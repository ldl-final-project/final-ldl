==> flow/design.v <==
module controll_car(
    input clk,
    input rst,
    output signal_left,
    output signal_right
);
    servo_motor servo(
        .clk(clk),
        .rst(rst),
        .location_0(5),
        .location_1(5),
        .location_2(5),
        .signal_left(signal_left),
        .signal_right(signal_right)
    );
endmodule
module servo_motor (
    input clk,
    input rst,
    input location_0,
    input location_1,
    input location_2,
    output signal_left,
    output signal_right
);
    wire clk_26;
    reg [1:0] dir;
    reg [10:0] counter, next_counter;
    parameter move = 3'd4;
    clock_divider clk25(.clk(clk), .clk_div(clk_25));
    always @(posedge clk_26) begin
        if (rst) begin
            counter <= 10'd0;
        end else begin
            counter <= next_counter;
        end
    end
    always @(*) begin
        next_counter = counter + 1;
    end
    always @(*) begin
        if (counter < location_0)
            dir = 2'b00;
        else if(counter > location_0 && counter < location_0 + move)
            dir = 2'b01;
        else if(counter > location_0 + move && counter < location_0 + move + location_1)
            dir = 2'b00;
        else if(counter > location_0 + move + location_1 && counter < location_0 + move + location_1 + move)
            dir = 2'b01;
        else if(counter > location_0 + move + location_1 + move && counter < location_0 + move + location_1 + move + location_2)
            dir = 2'b00;
        else if(counter > location_0 + move + location_1 + move + location_2 && counter < location_0 + move + location_1 + move + location_2 + move + move)
            dir = 2'b10;
    end
    servo_motor_driver Ser_1(
        .clk(clk),
        .rst(rst),
        .dir(dir),
        .signal_left(signal_left),
        .signal_right(signal_right)
    );
endmodule
module servo_moror_driver (clk, rst, dir, signal_left, signal_right);
    input clk, rst;
	input [1:0] dir;
	output reg signal_left;
	output reg signal_right;
	reg [29:0] count, count2;
	reg [29:0] dir_count_left, dir_count_right;
	parameter POS = 30'd15_0000;
	parameter NEG = 30'd15_7000;
	parameter STOP = 30'd0;
	parameter WAVELENGTH = 30'd200_0000;
	always @ (posedge clk) begin
		if(rst) begin
			count <= 30'd0;
			signal_left <= 1'b0;
			signal_right <= 1'b0;
		end
		else begin
			count <= (count < WAVELENGTH) ? count + 1'b1 : 30'd0;
			signal_left <= (count < dir_count_left) ? 1'b1 : 1'b0;
			signal_right <= (count < dir_count_right) ? 1'b1 : 1'b0;
		end
	end
	always @ (*) begin
		case(dir)
			2'b01: begin
				dir_count_left = NEG;
				dir_count_right = POS;
			end
			2'b10: begin
				dir_count_left = POS;
				dir_count_right = NEG;
			end
			default: begin
				dir_count_left = STOP;
				dir_count_right = STOP;
			end
		endcase
	end
endmodule
Reports on servo_moror_driver
The steps from the RTL of servo_moror_driver to its reports follow in flow order.
Lines are those of the file above, counted from 1.
Library cell names are shortened.
The mark - stands for no value.
- top: servo_moror_driver
- clock input: clk
- cell library: sky130hd
- library corner: tt_025C_1v80

Word-level counts
Counts by Yosys on the flattened word-level netlist (proc, flatten, opt, wreduce; memories kept). Register bits leave out memories and registers merged into their read ports (data or address); mux counts leave out enables and synchronous resets folded into registers. Print and check cells are left out. Cells with the same type and inputs are merged into one.
- multipliers at 0
- multiplexer cells at 4
- reduce/logical cells at 1
- bitwise logic cells at 1
- $add $sub $neg at 1
- equality and inequality tests at 2
- noted $lt $le $gt $ge: 3
- noted shift-type cells: 0
- divide/modulo/power cells at 0
- operators with widths (kind ; count):
    18-bit case mux with 2-bit select ; 2
    30-bit < comparator ; 2
    30-bit by 1-bit adder with 30-bit output with constant B ; 1
    30-bit by 21-bit < comparator with 1-bit output with constant B ; 1
    2-bit by 1-bit == test with 1-bit output with constant B ; 1
    2-bit == test with constant B ; 1
    2-bit OR reduction ; 1
    1-bit two-way mux ; 2
    1-bit NOT ; 1
- bits in latches at 0
- input bits: 4
- clocked read ports x word width at 0
- memory cells: 0
- ROM bits: 0
- register bits at 32
- noted bits in writable memories: 0

Depth
Depth = most cells in a row (Yosys ltp): at word level without a register or memory, in the mapped netlist without a sequential cell, where the memories' decode and read muxes count.
- depth in word-level cells at 4
- noted ABC_AREA: 0
- depth in mapped cells at 9
- gate-level depth less buffers at 9

Mapped cells and area
Source: synth_stat.txt of the flow (Yosys; design flattened, memories mapped). It holds for the ABC_AREA given above (unset counts as 0); a run with the other value may have another netlist.
Totals and module areas in this step are rounded.
- cells by type (type ; count):
    dfxtp_1 ; 32
    ha_1 ; 19
    xor2_1 ; 16
    nor2_1 ; 27
    nand3_1 ; 12
    a21oi_1 ; 9
    nand2_1 ; 11
    buf_6 ; 3
    nand4_1 ; 5
    o21ai_0 ; 6
    xnor2_1 ; 3
    nor2b_1 ; 4
    inv_1 ; 6
    or4_1 ; 3
    a211o_2 ; 2
    nand4b_1 ; 2
    o31a_1 ; 2
    a31oi_1 ; 2
Other cell types: 10; their cells: 12.
- area of sequential cells: 0.000641 mm^2
- synthesis area at 0.00161 mm^2
- cell count at 176
- flip-flop cells: 32

Timing after synthesis
Source: OpenSTA report_checks on the synthesized netlist (no wires, ideal clock, input and output delay 20% of the period each), path of least setup slack; recovery checks are left aside. Register names are those of the netlist, which keeps one name where synthesis merged equal registers.
- kind: in2reg
- from: input dir[0]
- to: register signal_left
- library setup time at 0.070 ns
- arrival time: 1.889 ns
- noted stages: 6
- period at 2.75 ns
- input delay: 0.550 ns
- path delay at 1.409 ns
- noted path slack: 0.791 ns
- launch time at the first pin: 0.550 ns
- synthesis period reached at 1.959 ns
"path delay" = arrival - input delay + setup time.
"stages": output pins that drive a net of the path, with the launching flip-flop's if there is one; two outputs of one cell count as two.
"synthesis period reached" is the clock period less the worst setup slack; recovery checks do not enter. This is arithmetic on one report: input and output delays are still those of the set period (20% each).
The rows between start and end are the longest chain of elaborated cells between them; the timing report does not say that the signal goes this way. Where chains are equally long, one stands for them.
Each line given opens the expression or statement behind the cell; cells for indexed reads and writes are added by Yosys, which also makes memories of some case tables.
- cells stage by stage: inv_1 -> ha_1 -> ha_1 -> o31a_1 -> or4_1 -> a21oi_1
- noted length of the longest elaborated chain: 4
- noted elaborated cells between the ends (all ways): 5
- those cells by class: compare: 1; eq/ne: 2; mux: 2
- ends and longest elaborated chain, after synthesis (item ; RTL line ; RTL):
    start, declared ; 65 ; input [1:0] dir;
    2-bit == test ; 87 ; case(dir)
    18-bit case mux with 2-bit select ; 87 ;
    30-bit < comparator ; 82 ; signal_left <= (count < dir_count_left) ? 1'b1 : 1'b0;
    1-bit two-way mux ; 82 ;
    end, assigned ; 77 ; signal_left <= 1'b0;
    end, assigned ; 82 ;
    end, declared ; 66 ; output reg signal_left;

Timing after layout
Path of least setup slack in the final report of run 1 (OpenROAD, finished layout, wires in). Where an end is a register, its clock arrival counts in the times.
- kind: in2reg
- from: input dir[0]
- to: register signal_left
- library setup time at 0.07 ns
- launch time at the first pin: 0.55 ns
- input delay: 0.55 ns
- period at 2.75 ns
- noted path slack: 0.49 ns
- arrival time: 2.48 ns
- noted stages: 7
The rows between start and end are the longest chain of elaborated cells between them; the timing report does not say that the signal goes this way. Where chains are equally long, one stands for them.
- cells stage by stage: clkdlybuf4s50_1 -> inv_1 -> ha_2 -> ha_1 -> o31a_1 -> or4_1 -> a21oi_1
- noted length of the longest elaborated chain: 4
- noted elaborated cells between the ends (all ways): 5
- those cells by class: compare: 1; eq/ne: 2; mux: 2
- ends and longest elaborated chain, after layout (item ; RTL line ; RTL):
    start, declared ; 65 ; input [1:0] dir;
    2-bit == test ; 87 ; case(dir)
    18-bit case mux with 2-bit select ; 87 ;
    30-bit < comparator ; 82 ; signal_left <= (count < dir_count_left) ? 1'b1 : 1'b0;
    1-bit two-way mux ; 82 ;
    end, assigned ; 77 ; signal_left <= 1'b0;
    end, assigned ; 82 ;
    end, declared ; 66 ; output reg signal_left;

Add stored flow runs of servo_moror_driver

servo_moror_driver through Yosys and OpenROAD on sky130hd: 2 stored runs, unordered, with their settings and measured results. The constraints put input and output delay at 20% of the set period each and load the outputs with 0.01 pF.
"period reached" is the run's clock period less its worst setup slack. It is reckoned from that one timing run; input and output delays stay at 20% of the period that was set.
"time on the worst setup path" = time allowed to the worst setup path (clock period - input delay - output delay, where it has them) - its slack; a late launch clock adds to it, a late capture clock takes from it.
By "power consumption" is meant OpenSTA's value without simulated activity: inputs other than the clock are taken to toggle once in ten clock periods, and the tool carries that through the logic.
The measured numbers are rounded.

Run 1
Settings were period_ns = 2.75; CORE_UTILIZATION = 15; SETUP_SLACK_MARGIN = 0.31; CELL_PAD_IN_SITES_GLOBAL_PLACEMENT = 1; TNS_END_PERCENT = 55; ABC_AREA = 0; GPL_TIMING_DRIVEN = 0; CTS_CLUSTER_DIAMETER = 172; SLEW_MARGIN = 5; MAX_ROUTING_LAYER = met4; CAP_MARGIN = 20; CORE_MARGIN = 2
- power consumption: 0.000879 W
- period reached: 2.262 ns
- noted the time on the worst setup path: 1.71 ns
- critical path type: in2reg
- overall die area at 0.0115 mm^2
- worst hold slack in the final report at 0.454 ns
- utilization after layout: 18.8%
- noted the post-synthesis cell area: 0.00161 mm^2
- post-route setup TNS at 0.000 ns
- standard-cell area of the final layout: 0.00195 mm^2
- setup slack of the worst path at 0.488 ns

Run 2
Settings were period_ns = 1.65; CORE_UTILIZATION = 46; SETUP_SLACK_MARGIN = 0.43; PLACE_DENSITY_LB_ADDON = 0.15; CORE_ASPECT_RATIO = 1.54; CORE_MARGIN = 2; ABC_AREA = 1; GPL_ROUTABILITY_DRIVEN = 1; CAP_MARGIN = 30; MAX_ROUTING_LAYER = met5; SLEW_MARGIN = 20
- noted the post-synthesis cell area: 0.00196 mm^2
- overall die area at 0.00481 mm^2
- worst hold slack in the final report at 0.515 ns
- power consumption: 0.00155 W
- utilization after layout: 68.4%
- noted the time on the worst setup path: 1.36 ns
- critical path type: reg2reg
- setup slack of the worst path at 0.290 ns
- standard-cell area of the final layout: 0.0028 mm^2
- post-route setup TNS at 0.000 ns
- period reached: 1.360 ns
